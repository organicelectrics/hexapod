==> flow/design.v <==
module top (
    input CLK,     
    input PIN_19,  
    output PIN_12,  
    output PIN_13,  
    output PIN_14,  
    output PIN_15,  
    output PIN_16,  
    output PIN_20,  
    output PIN_24,  
    output LED,    
    output USBPU   
);
    assign USBPU = 0;   
    assign LED = 0;  
    wire [2:0] rgb;  
    wire hsync;  
    wire vsync;  
    wire red;  
    wire green;  
    wire blue;  
    wire [9:0] x;  
    wire [9:0] y;
    wire [7:0] eightbit_mod_1;  
    wire servopulse_1;  
    wire cue_music;
    wire wave_form;
    reg serial;
    always @(posedge CLK) begin
      serial <= PIN_19;
      end
    uart_rx uart_rx_1 (
      .CLK (CLK),
      .i_Rx_Serial (serial),
      .o_Rx_Byte (eightbit_mod_1)
      );
    vga_tx vga_tx_1 (
      .CLK (CLK),  
      .rgb (rgb),  
      .hsync (hsync),  
      .vsync (vsync),
      .red (red),
      .green (green),
      .blue (blue),
      .x (x),
      .y (y));
    game game_1 (
      .CLK (CLK),
      .eightbit_mod_1 (eightbit_mod_1),
      .x (x),
      .y (y),
      .rgb (rgb),
      .hit (cue_music)
      );
    servo servo_1 (
      .CLK (CLK),
      .eightbit_mod_1 (eightbit_mod_1),
      .o_servopulse (servopulse_1)
      );
    music music_1 (
      .CLK (CLK),
      .start (cue_music),
      .wave_form (wave_form)
      );
    assign PIN_12 = hsync;  
    assign PIN_13 = vsync;
    assign PIN_14 = red;  
    assign PIN_15 = green;  
    assign PIN_16 = blue;  
    assign PIN_24 = servopulse_1;  
    assign PIN_20 = wave_form;
endmodule  
module game (
  input CLK,
  input [7:0] eightbit_mod_1,
  input [9:0] x,
  input [9:0] y,
  output [2:0] rgb,
  output hit );
reg [27:0] tone;
    always @(posedge CLK) begin
    tone <= tone +1;
    end
wire [7:0] ramp = (tone[25] ? tone[24:17] : ~tone[24:17]);
assign wall = (x == ramp);
assign player = (x > eightbit_mod_1 - 2 ? (x < eightbit_mod_1 + 2 ? 1 : 0) : 0)
  && (y > 25 ? (y < 30 ? 1 : 0) : 0);
assign impact = player && wall;
assign hit = impact;
assign box1 = (x > 0 ? (x < 116 ? 1 : 0) : 0);  
assign box2 = (x > 58 ? (x < 232 ? 1 : 0) : 0);  
assign box3 = (x > 174 ? (x < 348 ? 1 : 0) : 0);  
assign box4 = (x > 290 ? (x < 348 ? 1 : 0) : 0);  
assign rgb [2] = wall;  
assign rgb [1] = player;  
assign rgb [0] = impact;  
endmodule  
module servo (
    input CLK,
    input [7:0] eightbit_mod_1,  
    output o_servopulse    
    );
parameter ClkDiv = 63;  
reg [5:0] ClkCount;  
reg ClkTick;
reg [11:0] PulseCount;  
reg [7:0] RCServo_position;  
reg RCServo_pulse;  
  always @(posedge CLK) begin
    ClkTick <= (ClkCount==ClkDiv);  
    end
  always @(posedge CLK) begin
    if (ClkTick)  
    ClkCount <= 0;  
    else
    ClkCount <= ClkCount +1;
    end
  always @(posedge CLK) begin
    if (ClkTick)  
    PulseCount <= PulseCount +1;  
    end
  always @(posedge CLK) begin
    RCServo_position <= eightbit_mod_1;  
    end
  always @(posedge CLK) begin
   RCServo_pulse = (PulseCount < {4'b0001, RCServo_position});
   end
assign o_servopulse = RCServo_pulse;
endmodule  
module uart_rx
  #(parameter CLKS_PER_BIT = 1667)
  (input CLK,
   input i_Rx_Serial,
   output [7:0] o_Rx_Byte
   );
  parameter s_IDLE         = 3'b000;
  parameter s_RX_START_BIT = 3'b001;
  parameter s_RX_DATA_BITS = 3'b010;
  parameter s_RX_STOP_BIT  = 3'b011;
  parameter s_CLEANUP      = 3'b100;
  reg          r_Rx_Data_R = 1'b1;
  reg          r_Rx_Data   = 1'b1;
  reg [10:0] r_Clock_Count = 0;
  reg [2:0]  r_Bit_Index   = 0;  
  reg [7:0]  r_Rx_Byte     = 0;
  reg        r_Rx_DV       = 0;
  reg [2:0]  r_SM_Main     = 0;
  always @(posedge CLK) begin
      r_Rx_Data_R <= i_Rx_Serial;
      r_Rx_Data   <= r_Rx_Data_R;
     end
  always @(posedge CLK)
    begin
      case (r_SM_Main)
        s_IDLE :
          begin
            r_Rx_DV       <= 1'b0;
            r_Clock_Count <= 0;
            r_Bit_Index   <= 0;
            if (r_Rx_Data == 1'b0)           
              r_SM_Main <= s_RX_START_BIT;
            else
              r_SM_Main <= s_IDLE;
          end
        s_RX_START_BIT :
          begin
            if (r_Clock_Count == (CLKS_PER_BIT-1)/2)
              begin
                if (r_Rx_Data == 1'b0)
                  begin
                    r_Clock_Count <= 0;   
                    r_SM_Main     <= s_RX_DATA_BITS;
                  end
                else
                  r_SM_Main <= s_IDLE;
              end
            else
              begin
                r_Clock_Count <= r_Clock_Count + 1;
                r_SM_Main     <= s_RX_START_BIT;
              end
          end  
        s_RX_DATA_BITS :
          begin
            if (r_Clock_Count < CLKS_PER_BIT-1)
              begin
                r_Clock_Count <= r_Clock_Count + 1;
                r_SM_Main     <= s_RX_DATA_BITS;
              end
            else
              begin
                r_Clock_Count          <= 0;
                r_Rx_Byte[r_Bit_Index] <= r_Rx_Data;
                if (r_Bit_Index < 7)
                  begin
                    r_Bit_Index <= r_Bit_Index + 1;
                    r_SM_Main   <= s_RX_DATA_BITS;
                  end
                else
                  begin
                    r_Bit_Index <= 0;
                    r_SM_Main   <= s_RX_STOP_BIT;
                  end
              end
          end  
        s_RX_STOP_BIT :
          begin
            if (r_Clock_Count < CLKS_PER_BIT-1)
              begin
                r_Clock_Count <= r_Clock_Count + 1;
                r_SM_Main     <= s_RX_STOP_BIT;
              end
            else
              begin
                r_Rx_DV       <= 1'b1;
                r_Clock_Count <= 0;
                r_SM_Main     <= s_CLEANUP;
              end
          end  
        s_CLEANUP :
          begin
            r_SM_Main <= s_IDLE;
            r_Rx_DV   <= 1'b0;
          end
        default :
          r_SM_Main <= s_IDLE;
      endcase
    end
assign o_Rx_Byte = r_Rx_Byte;
endmodule  
module vga_tx (
  input CLK,
  input [2:0] rgb,
  output hsync,
  output vsync,
  output reg red,
  output reg green,
  output reg blue,
  output reg [9:0] x,
  output reg [9:0] y );
  parameter active_h_video = 407;  
  parameter active_v_video = 480;
  parameter h_FP = 10;  
  parameter h_pulse = 61;  
  parameter h_BP = 31;  
  parameter v_FP = 10;  
  parameter v_pulse = 2;  
  parameter v_BP = 33;  
  parameter blank_h = h_FP + h_pulse + h_BP;  
  parameter blank_v = v_FP + v_pulse + v_BP;
  parameter h_total = blank_h + active_h_video;  
  parameter v_total = blank_v + active_v_video;
  reg [8:0] h_counter = 0;
  reg [9:0] v_counter = 0;
  wire active_video;
  always @(posedge CLK) begin
    if (h_counter < h_total -1)  
     h_counter <= h_counter +1;  
    else
     begin
      h_counter <= 0;  
      if (v_counter < v_total -1)  
       v_counter <= v_counter +1;  
      else
       v_counter <= 0;   
     end
    end
  assign hsync = (h_counter >= h_FP && h_counter < h_FP + h_pulse) ? 0:1;
  assign vsync = (v_counter >= v_FP && v_counter < v_FP + v_pulse) ? 0:1;
  assign active_video = (h_counter >= h_FP + h_pulse + h_BP
    && v_counter >= v_FP + v_pulse + v_BP) ? 1:0;
  always @(posedge CLK) begin
   if (active_video == 1)  
    begin
     red <= rgb [2];
     green <= rgb [1];
     blue <= rgb [0];
     x <= h_counter - h_FP - h_pulse - h_BP;  
     y <= v_counter - v_FP - v_pulse - v_BP;  
    end
   else  
    begin
     red <= 0;  
     green <= 0;
     blue <= 0;
     x <= 0;
     y <= 0;
    end
  end
  endmodule  
  module music (
      input CLK,     
      input start,
      output wave_form  
      );
  reg [30:0] tone;
   always @(posedge CLK) begin
   if (start == 1)
    tone <= tone + 1;
   else
    tone <= 0;
    end
  wire [7:0] fullnote;
  music_ROM get_fullnote (
    .CLK (CLK),
    .address (tone[27:26]),
    .note (fullnote)
    );
  wire [2:0] octave;
  wire [3:0] note;
  divide_by12 get_octave_and_note (
    .numer (fullnote[5:0]),
    .quotient (octave),
    .remain (note)
    );
reg [8:0] clkdivider;
  always @(note) begin
    case (note)
     0: clkdivider = 512-1;  
     1: clkdivider = 483-1;
     2: clkdivider = 456-1;
     3: clkdivider = 431-1;
     4: clkdivider = 406-1;
     5: clkdivider = 384-1;
     6: clkdivider = 362-1;
     7: clkdivider = 342-1;
     8: clkdivider = 323-1;
     9: clkdivider = 304-1;
    10: clkdivider = 287-1;
    11: clkdivider = 271-1;
    12: clkdivider = 0;
    13: clkdivider = 0;
    14: clkdivider = 0;
    15: clkdivider = 0;
    endcase
    end
reg [8:0] counter_note;
 always @(posedge CLK) begin
  if (counter_note==0)
    counter_note <= clkdivider;
  else
    counter_note <= counter_note - 1;
    end
reg [7:0] counter_octave;
  always @(posedge CLK) begin
    if (counter_note==0)
    begin
      if(counter_octave==0)
       counter_octave <= (octave==0 ? 255 : octave==1 ? 127 : octave==2 ?
        63 : octave==3 ? 31 : octave==4 ? 15 : 7);
      else
      counter_octave <= counter_octave - 1;
      end
    end
reg wave_form;
  always @(posedge CLK) begin
    if (counter_note==0 && counter_octave==0 && tone[30]==0 && fullnote!=0)
    wave_form <= ~wave_form;
    end
endmodule  
module divide_by12 (
    input [5:0] numer,
    output reg [2:0] quotient,
    output [3:0] remain
    );
  reg [1:0] remain_bit3_bit2;
  always @(numer[5:2])  
    case(numer[5:2])
       0: begin quotient=0; remain_bit3_bit2=0; end
       1: begin quotient=0; remain_bit3_bit2=1; end
       2: begin quotient=0; remain_bit3_bit2=2; end
       3: begin quotient=1; remain_bit3_bit2=0; end
       4: begin quotient=1; remain_bit3_bit2=1; end
       5: begin quotient=1; remain_bit3_bit2=2; end
       6: begin quotient=2; remain_bit3_bit2=0; end
       7: begin quotient=2; remain_bit3_bit2=1; end
       8: begin quotient=2; remain_bit3_bit2=2; end
       9: begin quotient=3; remain_bit3_bit2=0; end
      10: begin quotient=3; remain_bit3_bit2=1; end
      11: begin quotient=3; remain_bit3_bit2=2; end
      12: begin quotient=4; remain_bit3_bit2=0; end
      13: begin quotient=4; remain_bit3_bit2=1; end
      14: begin quotient=4; remain_bit3_bit2=2; end
      15: begin quotient=5; remain_bit3_bit2=0; end
      endcase
      assign remain[1:0] = numer[1:0];   
      assign remain[3:2] = remain_bit3_bit2;   
    endmodule  
      module music_ROM (
      	input CLK,
      	input [1:0] address,
      	output reg [7:0] note
        );
      always @(posedge CLK)
      case(address)
      	  0: note <= 8'd25;
      	  1: note <= 8'd30;
      	  2: note <= 8'd35;
      	  3: note <= 8'd20;
      	default: note <= 8'd0;
      endcase
    endmodule  
# Step by step through the tools: top
# The steps from the RTL of top to its reports follow in flow order.
# Lines are those of the file above, counted from 1.
# Operators: Yosys type, input widths -> output width; for muxes data width and select width s.
setup:
  top_module: "top"
  clk_port: "CLK"
  cell_library: "sky130hd"
  corner: "tt_025C_1v80"

# Elaborated design
# Source: Yosys, flattened and elaborated, memories not mapped. Widths are those after wreduce. Print and check cells do not count. Equal cells are merged and count once.
# Memory sizes are those after Yosys's memory passes, which may raise the word count (mostly to a power of two), join words into wider ones and drop unused or constant bits.
bits:
  ff_bits: 183
  romBits: 224
  clocked_rd_ports_x_width: 5
  n_memories: 2
  inputBits: 2
  out_inout_bits: 9
  wordCells: 135
memory_table:
  columns: ["memory", "words", "width", "rd", "write_ports", "line", "text"]
  rows:
  - ["(no name shown)", 16, 9, 1, 0, 318, "case (note)"]
  - ["(no name shown)", 16, 5, 1, 0, 368, "case(numer[5:2])"]
op_classes:
  addsub: 19
  compare: 15
  n_eq: 15
  shifts: 2
  muxes: 30
  n_logic: 7
  n_reduce_logical: 20
op_table:
  columns: ["cell", "count"]
  rows:
  - ["$mux 32", 2]
  - ["$mux 8", 6]
  - ["$pmux 11 s3", 1]
  - ["$mux 11", 3]
  - ["$gt 10x32->1", 1]
  - ["$lt 10x32->1", 1]
  - ["$logic_and 32x32->1", 1]
  - ["$pmux 8 s4", 1]
  - ["$add 31x1->31 const B", 1]
  - ["$add 28x1->28 const B", 1]
  - ["$sub 10x6->10 const B", 2]
  - ["$not 8->8", 2]
  - ["$mux 3", 5]
  - ["$add 12x1->12 const B", 1]
  - ["$lt 12x9->1", 1]
  - ["$eq 3x2->1 const B", 4]
  - ["$pmux 3 s4", 1]
  - ["$add 11x1->11 const B", 1]
  - ["$eq 11x10->1 const B", 1]
  - ["$lt 11x11->1 const B", 1]
  - ["$add 10x1->10 const B", 1]
  - ["$lt 10x10->1 const B", 1]
  - ["$sub 10x2->10 const B", 1]
  - ["$sub 10x4->10 const B", 1]
  - ["$ge 10x4->1 const B", 1]
  - ["$lt 10x4->1 const B", 1]
  - ["$sub 10x5->10 const B", 1]
  - ["$gt 10x5->1 const B", 1]
# Other operator kinds: 44; their cells: 63.

# Logic depth
# Longest topological path by Yosys (ltp), each cell counted once; first at word level (registers and memories cut), then after technology mapping (sequential cells cut; the memories' decode and read muxes count).
logic_depth:
  ltp_word: 7
  ABC_AREA: 0
  ltp_mapped: 12
  depth_no_buf: 11

# Netlist
# Source: synth_stat.txt of the flow (Yosys; design flattened, memories mapped). It holds for the ABC_AREA given above (unset counts as 0); a run with the other value may have another netlist.
# The area totals of this step are shown rounded.
by_type:
  columns: ["cell_type", "count", "type_area_um2"]
  rows:
  - ["sky130_fd_sc_hd__dfxtp_1", 130, 2.6E+03]
  - ["sky130_fd_sc_hd__edfxtp_1", 53, 1.59E+03]
  - ["sky130_fd_sc_hd__ha_1", 57, 713.184]
  - ["sky130_fd_sc_hd__xnor2_1", 73, 639.363]
  - ["sky130_fd_sc_hd__xor2_1", 55, 481.712]
  - ["sky130_fd_sc_hd__nor2_1", 95, 356.592]
  - ["sky130_fd_sc_hd__nor4_1", 47, 294.032]
  - ["sky130_fd_sc_hd__nand2_1", 71, 266.506]
  - ["sky130_fd_sc_hd__nand3_1", 43, 215.206]
  - ["sky130_fd_sc_hd__inv_1", 54, 202.694]
  - ["sky130_fd_sc_hd__nor3_1", 24, 120.115]
  - ["sky130_fd_sc_hd__o21ai_0", 24, 120.115]
  - ["sky130_fd_sc_hd__a21oi_1", 22, 110.106]
  - ["sky130_fd_sc_hd__and4_1", 12, 105.101]
  - ["sky130_fd_sc_hd__clkbuf_1", 28, 105.101]
  - ["sky130_fd_sc_hd__nand4_1", 16, 100.096]
  - ["sky130_fd_sc_hd__and3_1", 11, 68.816]
  - ["sky130_fd_sc_hd__a211oi_1", 9, 67.565]
# Not listed: further types 44, cells in them 105.
mapped:
  stdcells: 929
  synth_area_um2: 8996
  seqArea_um2: 4194
  flip_flops: 183
  buffers: 38
# The figures by module come from a second, unflattened synthesis with its own total; it is not the netlist above.
hier_totals:
  hier_cells: 973
  hier_area_um2: 9343
# Rows give one instance, submodules left out.
modules:
  columns: ["module", "n_inst", "n_cells", "mod_area_um2", "mod_seq_area_um2"]
  rows:
  - ["music", 1, 284, 2549, 1071]
  - ["vga_tx", 1, 197, 1938, 940.9]
  - ["game", 1, 206, 1805, 520.5]
  - ["uart_rx", 1, 138, 1438, 760.7]
  - ["servo", 1, 101, 1172, 680.7]
  - ["music_ROM", 1, 20, 235.2, 120.1]
  - ["divide_by12", 1, 23, 166.4, 0.0]
  - ["top", 1, 4, 38.8, 20.0]

# Timing after synthesis
# OpenSTA on the mapped netlist: ideal clock, no wires. The path of least setup slack (recovery checks aside). Input and output delay are each 20% of the period. Register names are those of the netlist, which keeps one name where synthesis merged equal registers.
synth_timing:
  path_kind: "register to register"
  from: "register uart_rx_1.r_Rx_Byte[3]"
  to: "register music_1.tone[10]"
  clock_period_ns: 3.31
  setup_time_ns: 0.134
  launch_ns: 0.000
  t_arrival_ns: 2.701
  required_ns: 3.176
  path_slack_ns: 0.475
  delay_ns: 2.835
  path_stages: 12
  n_path_buf: 2
  period_less_setup_slack_ns: 2.835
# "delay_ns" is the arrival time less input delay plus setup time.
# "path_stages" counts driving pins, that of a launching flip-flop among them; a cell with two outputs on the path counts twice.
# "period_less_setup_slack_ns" is the clock period less the worst setup slack; recovery checks do not enter. This is arithmetic on one report: input and output delays are still those of the set period (20% each).
# The rows between start and end are the longest chain of elaborated cells between them; the timing report does not say that the signal goes this way. Where chains are equally long, one stands for them.
# A line is the first line of the expression or statement that the cell stems from. Yosys adds cells for indexed reads and writes and turns some case tables into memories.
synth_via:
  path_cell_list: "sky130_fd_sc_hd__edfxtp_1 > sky130_fd_sc_hd__clkbuf_1 > sky130_fd_sc_hd__nor3_1 > sky130_fd_sc_hd__nor3b_1 > sky130_fd_sc_hd__xnor2_1 > sky130_fd_sc_hd__ha_1 > sky130_fd_sc_hd__o21ai_0 > sky130_fd_sc_hd__o21bai_1 > sky130_fd_sc_hd__a21o_1 > sky130_fd_sc_hd__a221oi_1 > sky130_fd_sc_hd__clkbuf_1 > sky130_fd_sc_hd__nor4_1"
  elab_chain_cells: 6
  cone_cells: 8
  cone_lines: 2
  classes_between: "add/sub (2); compare (2); mux (2); reduce/logical (2)"
synth_lines:
  columns: ["item", "line", "text"]
  rows:
  - ["start: declaration", 145, "reg [7:0]  r_Rx_Byte     = 0;"]
  - ["start: assignment", 193, "r_Rx_Byte[r_Bit_Index] <= r_Rx_Data;"]
  - ["$add 8x2->9", 86, "assign player = (x > eightbit_mod_1 - 2 ? (x < eightbit_mod_1 + 2 ? 1 : 0) : 0)"]
  - ["$lt 10x32->1", 86, null]
  - ["$mux 1", 86, null]
  - ["$mux 32", 86, null]
  - ["$logic_and 32x32->1", 86, null]
  - ["$logic_and 1x1->1", 88, "assign impact = player && wall;"]
  - ["end: assignment", 299, "tone <= tone + 1;"]
  - ["end: assignment", 301, "tone <= 0;"]
  - ["end: declaration", 296, "reg [30:0] tone;"]

# Path in the finished layout
# Path of least setup slack in the final report of run A (OpenROAD, finished layout, wires in). Where an end is a register, its clock arrival counts in the times.
layout_timing:
  path_kind: "register to output"
  from: "register vga_tx_1.v_counter[7]"
  to: "output PIN_13"
  clock_period_ns: 3.05
  output_delay_ns: 0.61
  launch_ns: 0.43
  t_arrival_ns: 2.33
  required_ns: 2.44
  path_slack_ns: 0.11
  path_stages: 5
  n_path_buf: 1
# The rows between start and end are the longest chain of elaborated cells between them; the timing report does not say that the signal goes this way. Where chains are equally long, one stands for them.
layout_via:
  path_cell_list: "sky130_fd_sc_hd__edfxtp_1 > sky130_fd_sc_hd__or3_1 > sky130_fd_sc_hd__nor4_4 > sky130_fd_sc_hd__nand4_1 > sky130_fd_sc_hd__clkdlybuf4s50_1"
  elab_chain_cells: 3
  cone_cells: 4
  cone_lines: 1
  classes_between: "compare (2); mux (1); reduce/logical (1)"
layout_lines:
  columns: ["item", "line", "text"]
  rows:
  - ["start: declaration", 254, "reg [9:0] v_counter = 0;"]
  - ["start: assignment", 263, "v_counter <= v_counter +1;"]
  - ["start: assignment", 265, "v_counter <= 0;"]
  - ["$ge 10x4->1", 269, "assign vsync = (v_counter >= v_FP && v_counter < v_FP + v_pulse) ? 0:1;"]
  - ["$logic_and 1x1->1", 269, null]
  - ["$mux 1", 269, null]
  - ["end: declaration", 5, "output PIN_13,"]

Add stored flow runs of top

Measured data: module top, platform sky130hd, 2 stored runs of the flow under differing settings, order arbitrary. Input and output delays are each 20% of the period that was set; the output load is 0.01 pF.
By "achieved_clock_period_ns" is meant the clock period of the run minus its worst setup slack. This is arithmetic on one report: input and output delays are still those of the set period (20% each).
"power.total_w": no workload was simulated; the value follows from the tool's default switching activity.
Values from the reports are rounded here.

--- run A ---
==> flow/run.sh <==
#!/bin/bash
# the make line also repeats the synthesis and layout settings of config.mk as NAME=value (left out here)
make -C /OpenROAD-flow-scripts/flow DESIGN_CONFIG=/design/flow/config.mk WORK_HOME=/design/flow/orfs CLKGATE_MAP_FILE= finish
==> flow/config.mk <==
export PLATFORM = sky130hd
export DESIGN_NAME = top
export DESIGN_NICKNAME = top
export VERILOG_FILES = /design/flow/design.v
export SDC_FILE = /design/flow/constraint.sdc
export NUM_CORES = 4
export LEC_CHECK = 0
export CAP_MARGIN = 20
export CORE_MARGIN = 2
export CORE_UTILIZATION = 40
export SLEW_MARGIN = 20
==> flow/constraint.sdc <==
create_clock -name core_clock -period 3.05 [get_ports {CLK}]
set_input_delay 0.6100 -clock core_clock [delete_from_list [all_inputs] [get_ports {CLK}]]
set_output_delay 0.6100 -clock core_clock [all_outputs]
set_load 0.01 [all_outputs]

==> results, as YAML <==
results:
  post_synth_area_um2: 8996
  final_die_area_um2: 23710
  layout_stdcell_area_um2: 9953
  worst_setup_slack_ns: 0.111
  fin_tns_ns: 0.000
  power.total_w: 0.004638
  achieved_clock_period_ns: 2.939

--- run B ---
==> flow/run.sh <==
#!/bin/bash
# the make line also repeats the synthesis and layout settings of config.mk as NAME=value (left out here)
make -C /OpenROAD-flow-scripts/flow DESIGN_CONFIG=/design/flow/config.mk WORK_HOME=/design/flow/orfs CLKGATE_MAP_FILE= finish
==> flow/config.mk <==
export PLATFORM = sky130hd
export DESIGN_NAME = top
export DESIGN_NICKNAME = top
export VERILOG_FILES = /design/flow/design.v
export SDC_FILE = /design/flow/constraint.sdc
export NUM_CORES = 4
export LEC_CHECK = 0
export CAP_MARGIN = 20
export CELL_PAD_IN_SITES_GLOBAL_PLACEMENT = 3
export CORE_MARGIN = 2
export CORE_UTILIZATION = 71
export CTS_CLUSTER_SIZE = 81
export GPL_TIMING_DRIVEN = 1
export PLACE_DENSITY_LB_ADDON = 0.18
export SETUP_SLACK_MARGIN = 1.02
export SLEW_MARGIN = 20
==> flow/constraint.sdc <==
create_clock -name core_clock -period 3.58 [get_ports {CLK}]
set_input_delay 0.7160 -clock core_clock [delete_from_list [all_inputs] [get_ports {CLK}]]
set_output_delay 0.7160 -clock core_clock [all_outputs]
set_load 0.01 [all_outputs]

==> results, as YAML <==
outcome: "not finished: placement ended with error FLW-0024"
